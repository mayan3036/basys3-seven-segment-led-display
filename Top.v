==> flow/design.v <==
`timescale 1ns / 1ps
module Seven_Segment_Display(
    input [7:0] ascii_char,
    output reg [6:0] seg
);
    always @(*) begin
        case (ascii_char)
            8'h30: seg = 7'b1000000;  
            8'h31: seg = 7'b1111001;  
            8'h32: seg = 7'b0100100;  
            8'h33: seg = 7'b0110000;  
            8'h34: seg = 7'b0011001;  
            8'h35: seg = 7'b0010010;  
            8'h36: seg = 7'b0000010;  
            8'h37: seg = 7'b1111000;  
            8'h38: seg = 7'b0000000;  
            8'h39: seg = 7'b0010000;  
            8'h41: seg = 7'b0001000;  
            8'h42: seg = 7'b0000011;  
            8'h43: seg = 7'b1000110;  
            8'h44: seg = 7'b0100001;  
            8'h45: seg = 7'b0000110;  
            8'h46: seg = 7'b0001110;  
            8'h47: seg = 7'b1000010;  
            8'h48: seg = 7'b0001001;  
            8'h49: seg = 7'b1111001;  
            8'h4A: seg = 7'b1100001;  
            8'h4B: seg = 7'b0001111;  
            8'h4C: seg = 7'b1000111;  
            8'h4D: seg = 7'b1010100;  
            8'h4E: seg = 7'b0101010;  
            8'h4F: seg = 7'b1000000;  
            8'h50: seg = 7'b0001100;  
            8'h51: seg = 7'b0011000;  
            8'h52: seg = 7'b0101111;  
            8'h53: seg = 7'b0010010;  
            8'h54: seg = 7'b0000111;  
            8'h55: seg = 7'b1000001;  
            8'h56: seg = 7'b1110001;  
            8'h57: seg = 7'b1010101;  
            8'h58: seg = 7'b0111011;  
            8'h59: seg = 7'b0010001;  
            8'h5A: seg = 7'b0100100;  
            8'h61: seg = 7'b0001000;  
            8'h62: seg = 7'b0000011;  
            8'h63: seg = 7'b1000110;  
            8'h64: seg = 7'b0100001;  
            8'h65: seg = 7'b0000110;  
            8'h66: seg = 7'b0001110;  
            8'h67: seg = 7'b0010000;  
            8'h68: seg = 7'b0001011;  
            8'h69: seg = 7'b1111001;  
            8'h6A: seg = 7'b1110001;  
            8'h6B: seg = 7'b0001111;  
            8'h6C: seg = 7'b1000111;  
            8'h6D: seg = 7'b1010100;  
            8'h6E: seg = 7'b0101010;  
            8'h6F: seg = 7'b1000000;  
            8'h70: seg = 7'b0001100;  
            8'h71: seg = 7'b0011000;  
            8'h72: seg = 7'b0101111;  
            8'h73: seg = 7'b0010010;  
            8'h74: seg = 7'b0000111;  
            8'h75: seg = 7'b1000001;  
            8'h76: seg = 7'b1110001;  
            8'h77: seg = 7'b1010101;  
            8'h78: seg = 7'b0111011;  
            8'h79: seg = 7'b0010001;  
            8'h7A: seg = 7'b0100100;  
            default: seg = 7'b1111111;  
        endcase
    end
endmodule
`timescale 1ns / 1ps
module Receiver_RxD(
    input clk_fpga,
    input reset,
    input RxD,
    output [3:0] an ,
    output [6:0] seg
    );
    assign an=4'b1110;
    wire [7:0] RxData;
    reg shift;
    reg state,nextstate;
    reg [3:0] bit_counter;
    reg [13:0] counter;
    reg [1:0] sample_counter;
    reg [9:0] rxshift_reg;
    reg clear_bitcounter,inc_bitcounter,clear_samplecounter,inc_samplecounter;
    parameter clk_frequency=100000000;
    parameter baud_rate=9600;
    parameter div_sample=4;
    parameter div_counter=clk_frequency/(baud_rate*div_sample);
    parameter mid_sample=2;
    parameter div_bit=10;
    assign RxData= rxshift_reg[8:1] ;
    always @(posedge clk_fpga)begin
        if(reset)begin
            state<=0;
            bit_counter<=0;
            counter<=0;
            sample_counter<=0;
        end
        else begin
            counter<=counter+1;
            if(counter>=div_counter-1)begin
                counter<=0;
                state<=nextstate;
                if(shift) rxshift_reg={RxD,rxshift_reg[9:1]};
                if(clear_bitcounter) bit_counter<=0;
                if(clear_samplecounter) sample_counter<=0;
                if(inc_bitcounter) bit_counter<=bit_counter+1;
                if(inc_samplecounter) sample_counter<=sample_counter+1;
            end
        end
    end
    always @(posedge clk_fpga) begin
        shift<=0;
        clear_bitcounter<=0;
        inc_bitcounter<=0;
        clear_samplecounter<=0;
        inc_samplecounter<=0;
        case(state)
        0:begin
            if(RxD)begin
                nextstate<=0;
            end
            else begin
                nextstate<=1;
                clear_bitcounter<=1;
                clear_samplecounter<=1;
            end
        end
        1:begin
            nextstate<=1;
            if(sample_counter==mid_sample-1) shift<=1;
            if(sample_counter==div_sample-1) begin
                if(bit_counter==div_bit-1)begin
                    nextstate<=0;
                end
                inc_bitcounter<=1;
                clear_samplecounter<=1;
             end
             else inc_samplecounter<=1;
        end
        default: nextstate<=0;
        endcase
    end
 Seven_Segment_Display D(RxData, seg);   
endmodule
== From RTL to reports: Receiver_RxD ==
Tool output for the design above, in the order of the flow.
Lines are those of the file above, counted from 1.
Cell names lack the library's common part.
A cell with n/a has no value.
Inputs
  design top: Receiver_RxD
  clock input: clk_fpga
  cell library: sky130hd
  timing corner: tt_025C_1v80

== Word level ==
Counts by Yosys on the flattened word-level netlist (proc, flatten, opt, wreduce; memories kept). Print and check cells are left out. Cells with the same type and inputs are merged into one.
Yosys's memory passes give these memory sizes; they may raise the number of words (mostly to a power of two), join words into wider ones and drop unused or constant bits.
Bit counts
  elaborated cells: 41
  bits in read-only memories: 896
  output and inout bits: 11
  memory cells: 1
  register bits after elaboration: 37
  bits of input ports: 3
  clocked read ports x word width: 7
Memory list
  (name not given): words 128, width 7, read ports 1, write ports 0, RTL line 7  | case (ascii_char)
Operators by class
  bitwise operators: 2
  reduce/logical cells: 6
  add/sub/neg operators: 3
  multiplexer cells: 14
  equality and inequality tests: 3
  $lt $le $gt $ge: 1
Operators with widths (count)
  14-bit by 1-bit adder with 14-bit output (second input constant): 1
  14-bit by 12-bit >= comparator with 1-bit output (second input constant): 1
  7-bit 2-to-1 mux: 2
  4-bit 2-to-1 mux: 2
  1-bit 2-to-1 mux: 6
  2-bit AND reduction: 2
  2-bit nonzero test: 2
  4-bit by 1-bit adder with 4-bit output (second input constant): 1
  4-bit == test (second input constant): 1
  1-bit case mux with 2-bit select: 2
  2-bit 2-to-1 mux: 2
  3-bit AND reduction: 1
  1-bit NOT: 2
  2-bit by 1-bit adder with 2-bit output (second input constant): 1
  2-bit by 1-bit == test with 1-bit output (second input constant): 1
  2-bit == test (second input constant): 1
  2-bit OR reduction: 1

== Logic depth ==
Depth = most cells in a row (Yosys ltp): at word level without a register or memory, in the mapped netlist without a sequential cell, where the memories' decode and read muxes count.
Depth
  depth after elaboration: 4
  ABC_AREA: 0
  depth in mapped cells: 17
  mapped depth without buffers: 14

== Synthesis result ==
The flow's flattened synthesis, as Yosys stat reports it; memories are mapped. The netlist is that of the ABC_AREA named above (0 if unset); the other value can give another one.
Cell types
  dfxtp_1: count 34, total area 680.653 µm²
  edfxtp_1: count 9, total area 270.259 µm²
  nor2_1: count 44, total area 165.158 µm²
  ha_1: count 13, total area 162.656 µm²
  a21oi_1: count 19, total area 95.091 µm²
  mux2i_1: count 8, total area 80.077 µm²
  nand2_1: count 20, total area 75.072 µm²
  or2_2: count 9, total area 56.304 µm²
  xor2_1: count 6, total area 52.55 µm²
  a31oi_1: count 8, total area 50.048 µm²
  nand3_1: count 10, total area 50.048 µm²
  a22oi_1: count 6, total area 45.043 µm²
  inv_1: count 12, total area 45.043 µm²
  a211oi_4: count 2, total area 40.038 µm²
  and3_1: count 6, total area 37.536 µm²
  o21ai_0: count 7, total area 35.034 µm²
  xnor2_1: count 4, total area 35.034 µm²
  clkbuf_1: count 9, total area 33.782 µm²
Other cell types: 56; their cells: 107.
Synthesis totals
  standard cells after synthesis: 333
  flip-flop cells: 43
  buffers: 23
  sequential part of the area: 950.9 µm²
  mapped area: 2914.0 µm²
By module: a second synthesis without flattening, with its own total; a netlist apart from the flattened one above.
Second synthesis, totals
  cells (unflattened synthesis): 240
  area (unflattened synthesis): 2200.9 µm²
Each row is one instance without its submodules.
Modules
  Receiver_RxD: cells 133, area 1443.9 µm², times used 1, sequential area 810.8 µm²
  Seven_Segment_Display: cells 107, area 757.0 µm², times used 1, sequential area 0.0 µm²

== Timing after synthesis ==
Source: OpenSTA report_checks on the synthesized netlist (no wires, ideal clock, input and output delay 20% of the period each), path of least setup slack; recovery checks are left aside. Register names are those of the netlist, which keeps one name where synthesis merged equal registers.
Timing post-synthesis
  kind: input-to-reg
  start point: input port reset
  end point: register (no name shown)
  path slack: 0.884 ns
  delay of the path: 2.620 ns
  input delay: 0.876 ns
  period: 4.38 ns
  data required time: 4.258 ns
  buffers on the path: 3
  stages on the path: 14
  arrival: 3.374 ns
  time at the first pin: 0.876 ns
  setup time: 0.122 ns
  period reached after synthesis: 3.496 ns
"delay of the path" is the arrival time less input delay plus setup time.
"stages on the path": output pins that drive a net of the path, with the launching flip-flop's if there is one; two outputs of one cell count as two.
"period reached after synthesis" is the clock period less the worst setup slack; recovery checks do not enter. This is arithmetic on one report: input and output delays are still those of the set period (20% each).
Between the ends, post-synthesis
  cells stage by stage: buf_1 -> a211oi_4 -> nand2_4 -> buf_12 -> buf_6 -> a21oi_1 -> inv_1 -> ha_1 -> nor2b_1 -> nand2_1 -> a21oi_1 -> o21bai_1 -> a31oi_1 -> o32a_1
Ends and longest elaborated chain, post-synthesis
  start, declared: RTL line 77  | input reset,
No chain of elaborated cells between the ends is given.

Stored flow runs of Receiver_RxD (2 of them; Yosys, OpenROAD, sky130hd). They differ in their settings and are not a sequence. Constraints: input delay and output delay 20% of the set period each, output load 0.01 pF.

Run A
==> flow/run.sh <==
#!/bin/bash
# the make line also repeats the synthesis and layout settings of config.mk as NAME=value (left out here)
make -C /OpenROAD-flow-scripts/flow DESIGN_CONFIG=/design/flow/config.mk WORK_HOME=/design/flow/orfs CLKGATE_MAP_FILE= finish
==> flow/config.mk <==
export PLATFORM = sky130hd
export DESIGN_NAME = Receiver_RxD
export DESIGN_NICKNAME = Receiver_RxD
export VERILOG_FILES = /design/flow/design.v
export SDC_FILE = /design/flow/constraint.sdc
export NUM_CORES = 4
export LEC_CHECK = 0
export CAP_MARGIN = 20
export CELL_PAD_IN_SITES_DETAIL_PLACEMENT = 1
export CORE_MARGIN = 2
export CORE_UTILIZATION = 71
export CTS_CLUSTER_DIAMETER = 259
export MIN_ROUTING_LAYER = met1
export PLACE_DENSITY = 0.87
export SETUP_SLACK_MARGIN = 0.34
export SLEW_MARGIN = 20
export TNS_END_PERCENT = 70
==> flow/constraint.sdc <==
create_clock -name core_clock -period 2.69 [get_ports {clk_fpga}]
set_input_delay 0.5380 -clock core_clock [delete_from_list [all_inputs] [get_ports {clk_fpga}]]
set_output_delay 0.5380 -clock core_clock [all_outputs]
set_load 0.01 [all_outputs]

==> results of run A <==
did not finish, placement stopped with DPL-0033

Run B
==> flow/run.sh <==
#!/bin/bash
# the make line also repeats the synthesis and layout settings of config.mk as NAME=value (left out here)
make -C /OpenROAD-flow-scripts/flow DESIGN_CONFIG=/design/flow/config.mk WORK_HOME=/design/flow/orfs CLKGATE_MAP_FILE= finish
==> flow/config.mk <==
export PLATFORM = sky130hd
export DESIGN_NAME = Receiver_RxD
export DESIGN_NICKNAME = Receiver_RxD
export VERILOG_FILES = /design/flow/design.v
export SDC_FILE = /design/flow/constraint.sdc
export NUM_CORES = 4
export LEC_CHECK = 0
export CAP_MARGIN = 20
export CELL_PAD_IN_SITES_GLOBAL_PLACEMENT = 2
export CORE_MARGIN = 2
export CORE_UTILIZATION = 69
export CTS_CLUSTER_SIZE = 21
export MAX_ROUTING_LAYER = met4
export PLACE_DENSITY_LB_ADDON = 0.15
export SLEW_MARGIN = 20
==> flow/constraint.sdc <==
create_clock -name core_clock -period 3.55 [get_ports {clk_fpga}]
set_input_delay 0.7100 -clock core_clock [delete_from_list [all_inputs] [get_ports {clk_fpga}]]
set_output_delay 0.7100 -clock core_clock [all_outputs]
set_load 0.01 [all_outputs]

==> results of run B <==
did not finish, placement stopped with FLW-0024
